==> flow/design.v <==
module ram #(parameter N = 6, M = 32)(
    input logic clk,
    input logic wr,
    input logic [N-1:0] addr,
    input logic [M-1:0] din,
    output logic [M-1:0] dout
);
logic [M-1:0] ram [2**N-1:0];
always_ff @(posedge clk) begin
    if (wr)
        ram[addr] <= din;
end
assign dout = ram[addr];
endmodule
Reports on ram

Tool output for the design above, in the order of the flow.
Line numbers count from 1 in the design file above.
Operators: Yosys type, input widths -> output width; for muxes data width and select width s.
Library cell names are shortened.
A cell with - has no value.

Design top: ram
Clock: clk
Standard-cell library: sky130hd
Timing corner: tt_025C_1v80

Word-level counts

Counts by Yosys on the flattened word-level netlist (proc, flatten, opt, wreduce; memories kept). Register bits leave out memories and registers merged into their read ports (data or address); mux counts leave out enables and synchronous resets folded into registers. Print and check cells are left out. Cells with the same type and inputs are merged into one.
Yosys's memory passes give these memory sizes; they may raise the number of words (mostly to a power of two), join words into wider ones and drop unused or constant bits.

Word-level cells: 4
Output and inout bits: 32
Bits of input ports: 40
Memory cells: 1
Register bits after elaboration: 0
Memory bits (writable): 2048

Multiplexer cells: 3

Memories:

| name | words | bits a word | read ports | wr ports | RTL line | text |
| ram  | 64    | 32          | 1          | 1        | 8        | `logic [M-1:0] ram [2**N-1:0];` |

Operators with widths:

| kind    | number |
| $mux 32 | 1 |
| $mux 6  | 1 |
| $mux 1  | 1 |

Logic depth

Longest topological path by Yosys (ltp), each cell counted once; first at word level (registers and memories cut), then after technology mapping (sequential cells cut; the memories' decode and read muxes count).

Word-level depth: 1
ABC_AREA: 0
Mapped depth: 13
Depth with buffers taken out: 6

Netlist

Yosys stat after the flow's synthesis: flattened, memories mapped to cells. It holds for the ABC_AREA given above (unset counts as 0); a run with the other value may have another netlist.
The area totals of this step are shown rounded.

Cells by type:

| cell     | number | area in all (µm²) |
| edfxtp_1 | 2048   | 6.15E+04 |
| mux2i_1  | 259    | 2.59E+03 |
| mux4_2   | 96     | 2.16E+03 |
| mux2_2   | 147    | 1.66E+03 |
| a221oi_1 | 175    | 1532.72 |
| a22oi_1  | 188    | 1.41E+03 |
| clkbuf_1 | 168    | 630.605 |
| o22a_1   | 70     | 613.088 |
| a21oi_1  | 121    | 605.581 |
| o22ai_1  | 93     | 581.808 |
| a22o_1   | 66     | 578.054 |
| nor2_1   | 145    | 544.272 |
| and3_1   | 85     | 531.76 |
| o21ai_0  | 84     | 420.403 |
| buf_2    | 83     | 415.398 |
| nand3_1  | 54     | 270.259 |
| a31oi_1  | 43     | 269.008 |
| a222oi_1 | 16     | 160.154 |

Not listed: further types 37, cells in them 266.

Cells in the netlist: 4207
Synthesis area: 78300 µm²
Buffers: 298
Sequential area: 61500 µm²
Flip-flop cells: 2048

Worst setup path after synthesis

OpenSTA on the mapped netlist: ideal clock, no wires. The path of least setup slack (recovery checks aside). Input and output delay are each 20% of the period. Register names are those of the netlist, which keeps one name where synthesis merged equal registers.

Kind: input to output
Start: input port addr[2]
End: output port dout[29]
Path delay: 2.215 ns
Arrival: 3.835 ns
Driving pins on the path: 7
Output delay: 1.620 ns
Time at the first pin: 1.620 ns
Slack: 2.645 ns
Input delay: 1.620 ns
Required time: 6.480 ns
Period: 8.1 ns
Buffers on the path: 2
Synthesis period reached: 5.455 ns

"path delay" is the arrival time less input delay plus setup time.
A path that ends at an output port has no setup time.
"driving pins on the path": output pins that drive a net of the path, with the launching flip-flop's if there is one; two outputs of one cell count as two.
"synthesis period reached" is the clock period less the worst setup slack; recovery checks do not enter. This is arithmetic on one report: input and output delays are still those of the set period (20% each).
The rows between start and end are the longest chain of elaborated cells between them; the timing report does not say that the signal goes this way. Where chains are equally long, one stands for them.
Each line given opens the expression or statement behind the cell; cells for indexed reads and writes are added by Yosys, which also makes memories of some case tables.
A memory read counts as a cell of the chain, while the word-level depth stops at memories.

Cell sequence: buf_2 > buf_1 > mux4_2 > mux2i_1 > nor2_1 > or4b_1 > or4_1
Cells in the longest elaborated chain: 1
Elaborated cells between the ends (all ways): 1
RTL lines with such cells: 1
Classes of those cells: 1 x memory

Ends and longest elaborated chain, post-synthesis:

| element            | RTL line | text |
| start: declaration | 4        | `input logic [N-1:0] addr,` |
| $mem_v2 64x32      | 8        | `logic [M-1:0] ram [2**N-1:0];` |
| end: declaration   | 6        | `output logic [M-1:0] dout` |

Timing after layout

From the final timing report of job 2: the path of least setup slack in the routed layout; clock arrival at registers is part of the times.

Kind: input to output
Start: input port addr[5]
End: output port dout[0]
Slack: -0.05 ns
Output delay: 0.96 ns
Driving pins on the path: 9
Arrival: 3.88 ns
Period: 4.78 ns
Buffers on the path: 4
Input delay: 0.96 ns
Time at the first pin: 0.96 ns
Required time: 3.82 ns

The rows between start and end are the longest chain of elaborated cells between them; the timing report does not say that the signal goes this way. Where chains are equally long, one stands for them.
A memory read counts as a cell of the chain, while the word-level depth stops at memories.

Cell sequence: clkdlybuf4s15_2 > buf_2 > and3b_1 > clkbuf_1 > nand3_2 > nand3_4 > a2111oi_4 > nand4_1 > buf_2
Cells in the longest elaborated chain: 1
Elaborated cells between the ends (all ways): 1
RTL lines with such cells: 1
Classes of those cells: 1 x memory

Ends and longest elaborated chain, after layout:

| element            | RTL line | text |
| start: declaration | 4        | `input logic [N-1:0] addr,` |
| $mem_v2 64x32      | 8        | `logic [M-1:0] ram [2**N-1:0];` |
| end: declaration   | 6        | `output logic [M-1:0] dout` |

ram through Yosys and OpenROAD on sky130hd: 2 stored runs, unordered, with their settings and measured results. The constraints put input and output delay at 20% of the set period each and load the outputs with 0.01 pF.
By "period achieved" is meant the clock period of the run minus its worst setup slack. This is arithmetic on one report: input and output delays are still those of the set period (20% each).
"critical path time" is the time allowed to the run's worst setup path (the clock period less input and output delay, where it has them) less its slack. Clock arrival times count: a late capture clock shortens it, a late launch clock lengthens it.
"total power after layout" is the tool's figure for a default switching activity; nothing was simulated.
The measured numbers are rounded.
Settings: - = not set for that run.
Among the results, - means that no value is shown for the run.

| name                                      | job 1 | job 2           |
| period_ns                                 | 3.57  | 4.78            |
| CORE_UTILIZATION                          | 51    | 53              |
| PLACE_DENSITY                             | 0.45  | -               |
| CORE_MARGIN                               | 8     | 2               |
| CELL_PAD_IN_SITES_GLOBAL_PLACEMENT        | 3     | -               |
| CELL_PAD_IN_SITES_DETAIL_PLACEMENT        | 2     | -               |
| TNS_END_PERCENT                           | 10    | -               |
| GPL_TIMING_DRIVEN                         | 1     | 0               |
| MAX_ROUTING_LAYER                         | met5  | -               |
| CAP_MARGIN                                | 20    | 20              |
| SLEW_MARGIN                               | 20    | 20              |
| SETUP_SLACK_MARGIN                        | -     | 1.23            |
| PLACE_DENSITY_LB_ADDON                    | -     | 0.27            |
| ABC_AREA                                  | -     | 0               |
| GPL_ROUTABILITY_DRIVEN                    | -     | 0               |
| area of the synthesized netlist (µm²)     | -     | 78300           |
| total die area (µm²)                      | -     | 151000          |
| std-cell area (final layout) (µm²)        | -     | 96700           |
| post-layout utilization (%)               | -     | 65.7            |
| setup slack of the critical path (ns)     | -     | -0.051          |
| worst hold slack in the final report (ns) | -     | 0.372           |
| total power after layout (mW)             | -     | 38.1            |
| period achieved (ns)                      | -     | 4.831           |
| critical path time (ns)                   | -     | 2.92            |
| type of the worst setup path              | -     | input to output |

Job 1: no results, placement failed with DPL-0033
